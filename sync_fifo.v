==> flow/design.v <==
`default_nettype none
module sync_fifo
#(
    parameter DATA_WIDTH = 8,
    parameter DATA_DEPTH = 64,
    parameter ADDR_WIDTH = 6
)
(
	input   wire                      clk,
	input   wire                      rst_n,
	input   wire  [DATA_WIDTH-1:0]    wr_data,
	input   wire                      rq,   
	input   wire                      wq,   
	output  reg   [DATA_WIDTH-1:0]    rd_data,
	output  wire                      full,
	output  wire                      empty
);
(* ram_style = "block" *) reg [DATA_WIDTH-1:0] fifo_mem [DATA_DEPTH-1:0]; 
reg[ADDR_WIDTH:0]  counter;  
reg[ADDR_WIDTH-1:0] rd_ptr;
reg[ADDR_WIDTH-1:0] wr_ptr;
assign   full  = (counter==DATA_DEPTH) ? 1'b1 : 1'b0;
assign   empty = (counter==0) ? 1'b1 : 1'b0;
always @(posedge clk or negedge rst_n)
begin
	if(!rst_n)
		counter<=0;
	else if((wq && full)||(rq && empty))
		counter <= counter;
	else  if(rq&&!empty)
		counter <= counter - 1;
	else  if(wq&&!full)
		counter <= counter + 1;
	else
		counter <= counter;    
end
always @(posedge clk or negedge rst_n )
begin
	if(!rst_n) begin
		rd_data <= 0;
	end
	else if(rq && !empty)
		rd_data <= fifo_mem[rd_ptr];
end
always @(posedge clk)
begin
	if(wq && !full)
		fifo_mem[wr_ptr] <= wr_data;
end
always @(posedge clk or negedge rst_n)
begin
	if(!rst_n)
        begin
            wr_ptr <= 0;
            rd_ptr <= 0;
        end
	else
        begin
            if(!full && wq)
                begin
                    wr_ptr <= wr_ptr + 1;
                end
            else if(!empty && rq)
                begin
                    rd_ptr <= rd_ptr + 1;
                end
        end
end
endmodule
`default_nettype wire
Tool chain data of sync_fifo. What the tools print for sync_fifo, step after step. Line numbers count from 1 in the design file above. Operators: Yosys type, input widths -> output width; for muxes data width and select width s. Cell names lack the library's common part. Not given: n/a

Top: sync_fifo. Clock: clk. Cell library: sky130hd. Library corner: tt_025C_1v80.

After elaboration. Yosys after proc, flatten, opt, wreduce and memory -nomap, before mapping. Memory bits, and registers merged into a memory's read port (data or address), are not among the register bits. Print and check cells are not counted. Equal cells are merged and count once. Yosys's memory passes give these memory sizes; they may raise the number of words (mostly to a power of two), join words into wider ones and drop unused or constant bits.

For bitwise gates (word level) the number is 2. Under mux-type cells stands 7. The entry for $add $sub $neg reads 4. Reduce/logical cells: 12. Under equality and inequality tests stands 1.

Operators by type and width (number): $mux 7 (2); $add 6x1->6 const B (2); $mux 8 (1); $add 7x1->7 const B (1); $sub 7x1->7 const B (1); $eq 7x7->1 const B (1); $logic_not 7->1 (1); $mux 6 (1); $logic_and 1x1->1 (4); $reduce_and 2->1 (2); $logic_not 1->1 (3); $mux 1 (3); $not 1->1 (2); $reduce_bool 2->1 (1); $logic_or 1x1->1 (1).

The figure for memories is 1. The figure for register bits is 19. Under bits in writable memories stands 512. The figure for word width x clocked read ports is 8. Output and inout bits: 10.

Memories: fifo_mem (words 64, bits a word 8, rd ports 1, wr ports 1, RTL line 18) `(* ram_style = "block" *) reg [DATA_WIDTH-1:0] fifo_mem [DATA_DEPTH-1:0];`.

Depth. Yosys ltp: most cells in a row. Word level: on the elaborated netlist, between registers, memories and ports. Mapped: between sequential cells and ports; inverters and the memories' decode and read muxes count.

Under depth after elaboration stands 6. The figure for ABC_AREA is 0. The entry for mapped depth reads 11. For gate-level depth less buffers the number is 10.

After synthesis. The flow's flattened synthesis, as Yosys stat reports it; memories are mapped. The netlist is that of the ABC_AREA named above (0 if unset); the other value can give another one. The area totals of this step are shown rounded.

Under cells in the netlist stands 1099. Flip-flops: 539. The entry for buffer cells reads 62. The entry for sequential area reads 0.0161 mm^2. Under cell area after synthesis stands 0.0213 mm^2.

Cells by type: edfxtp_1 (number 512, area in all 1.54E+04 um^2); mux4_2 (number 90, area in all 2.03E+03 um^2); mux2i_1 (number 74, area in all 740.71 um^2); dfrtp_1 (number 27, area in all 675.648 um^2); mux2_2 (number 29, area in all 326.563 um^2); nor2_1 (number 75, area in all 281.52 um^2); a22oi_1 (number 19, area in all 142.637 um^2); nand2_1 (number 31, area in all 116.362 um^2); a211oi_1 (number 15, area in all 112.608 um^2); o21ai_0 (number 22, area in all 110.106 um^2); buf_4 (number 14, area in all 105.101 um^2); xnor2_1 (number 12, area in all 105.101 um^2); nand3_1 (number 19, area in all 95.091 um^2); o22ai_1 (number 15, area in all 93.84 um^2); a21oi_1 (number 18, area in all 90.086 um^2); a221oi_1 (number 10, area in all 87.584 um^2); ha_1 (number 7, area in all 87.584 um^2); clkbuf_1 (number 23, area in all 86.333 um^2).

Not listed: further types 30, cells in them 87.

Timing after synthesis. Source: OpenSTA report_checks on the synthesized netlist (no wires, ideal clock, input and output delay 20% of the period each), path of least setup slack; recovery checks are left aside. Register names are those of the netlist, which keeps one name where synthesis merged equal registers.

Kind: flip-flop to flip-flop. Start: register counter[4]. End: register counter[5]. Under path delay stands 3.095 ns. Slack: 0.405 ns. Under buffers on the path stands 1. For library setup time the number is 0.125 ns. Period: 3.5 ns. The entry for arrival time reads 2.970 ns. Under required time stands 3.375 ns. Under driving pins on the path stands 12. Under launch time at the first pin stands 0.000 ns. Under period reached after synthesis stands 3.095 ns.

"path delay" is the arrival time less input delay plus setup time. "driving pins on the path" counts driving pins, that of a launching flip-flop among them; a cell with two outputs on the path counts twice. "period reached after synthesis" = period - worst setup slack (recovery checks aside). The figure is calculated, with input and output delays left at 20% of the set period. The rows between start and end are the longest chain of elaborated cells between them; the timing report does not say that the signal goes this way. Where chains are equally long, one stands for them. Each line given opens the expression or statement behind the cell; cells for indexed reads and writes are added by Yosys, which also makes memories of some case tables. A register here has more assigning lines than the two given.

Cells stage by stage: dfrtp_1 or4_4 o41ai_4 clkbuf_1 inv_1 ha_1 a21o_1 a21oi_1 o21ai_0 a21oi_1 xnor2_1 mux2_2. Length of the longest elaborated chain: 6. Elaborated cells between the ends (all ways): 18. Those cells by class: add/sub: 2; eq/ne: 1; mux: 4; logic: 1; reduce/logical: 10.

Ends and longest elaborated chain, after synthesis: start, declared (RTL line 19) `reg[ADDR_WIDTH:0]  counter;`; start, assigned (RTL line 29) `counter <= counter;`; start, assigned (RTL line 31) `counter <= counter - 1;`; $eq 7x7->1 (RTL line 22) `assign   full  = (counter==DATA_DEPTH) ? 1'b1 : 1'b0;`; $mux 1 (RTL line 22); $logic_not 1->1 (RTL line 32) `else if(wq&&!full)`; $logic_and 1x1->1 (RTL line 32); $mux 7 (RTL line 32); $mux 7 (RTL line 30) `else if(rq&&!empty)`; end, assigned (RTL line 29); end, assigned (RTL line 31); end, declared (RTL line 19).

Worst path after layout. From the final timing report of run A: the path of least setup slack in the routed layout; clock arrival at registers is part of the times.

Kind: flip-flop to output port. Start: register counter[3]. End: output port full. Slack: -0.12 ns. Under required time stands 2.14 ns. The entry for arrival time reads 2.26 ns. Under driving pins on the path stands 6. Period: 2.68 ns. Under buffers on the path stands 2. Under launch time at the first pin stands 0.62 ns.

The rows between start and end are the longest chain of elaborated cells between them; the timing report does not say that the signal goes this way. Where chains are equally long, one stands for them. A register here has more assigning lines than the two given.

Cells stage by stage: dfrtp_1 or4_4 or3_4 buf_6 nor2_4 buf_6. Length of the longest elaborated chain: 2. Elaborated cells between the ends (all ways): 2. For RTL lines with such cells the number is 1. Those cells by class: eq/ne: 1; mux: 1.

Ends and longest elaborated chain, post-layout: start, declared (RTL line 19) `reg[ADDR_WIDTH:0]  counter;`; start, assigned (RTL line 29) `counter <= counter;`; start, assigned (RTL line 31) `counter <= counter - 1;`; $eq 7x7->1 (RTL line 22) `assign   full  = (counter==DATA_DEPTH) ? 1'b1 : 1'b0;`; $mux 1 (RTL line 22); end, declared (RTL line 15) `output wire full,`.

Settings and measured results of 2 stored flow runs for module sync_fifo (sky130hd), not sorted in any way. The constraints put input and output delay at 20% of the set period each and load the outputs with 0.01 pF. "clock period reached": clock period set for the run, less the worst setup slack. It is reckoned from that one timing run; input and output delays stay at 20% of the period that was set. "worst path time" is the time allowed to the run's worst setup path (the clock period less input and output delay, where it has them) less its slack. Clock arrival times count: a late capture clock shortens it, a late launch clock lengthens it. By "total power of the final layout" is meant OpenSTA's value without simulated activity: inputs other than the clock are taken to toggle once in ten clock periods, and the tool carries that through the logic. Measured values are rounded.

Run A has these settings: period_ns 2.68; CORE_UTILIZATION 29; SETUP_SLACK_MARGIN 0.3; PLACE_DENSITY_LB_ADDON 0.05; HOLD_SLACK_MARGIN -0.02; TNS_END_PERCENT 40; ABC_AREA 0; GPL_TIMING_DRIVEN 1; CTS_CLUSTER_SIZE 21; CAP_MARGIN 40; MIN_ROUTING_LAYER met2; MAX_ROUTING_LAYER met5; CORE_MARGIN 2; SLEW_MARGIN 20. The clock period reached is 2.799 ns. The Yosys chip area after synthesis stands at 0.0213 mm^2. The measured setup slack of the worst path is -0.119 ns. The measured overall die area is 0.0757 mm^2. The std-cell area (final layout) comes to 0.027 mm^2. For the worst path time the run shows 2.26 ns. Kind of the worst setup path: flip-flop to output port. The total power of the final layout stands at 28.2 mW.

Run B has these settings: period_ns 6.31; CORE_UTILIZATION 51; SETUP_SLACK_MARGIN 0.22; PLACE_DENSITY 0.45; CORE_ASPECT_RATIO 1.31; CELL_PAD_IN_SITES_GLOBAL_PLACEMENT 0; TNS_END_PERCENT 20; ABC_AREA 1; GPL_ROUTABILITY_DRIVEN 1; CAP_MARGIN 0; SLEW_MARGIN 10; CORE_MARGIN 2. The std-cell area (final layout) comes to 0.0252 mm^2. The measured setup slack of the worst path is 2.30 ns. The clock period reached is 4.012 ns. For the worst path time the run shows 2.75 ns. Kind of the worst setup path: input port to flip-flop. The total power of the final layout stands at 11.1 mW. The measured overall die area is 0.0467 mm^2. The Yosys chip area after synthesis stands at 0.0229 mm^2.
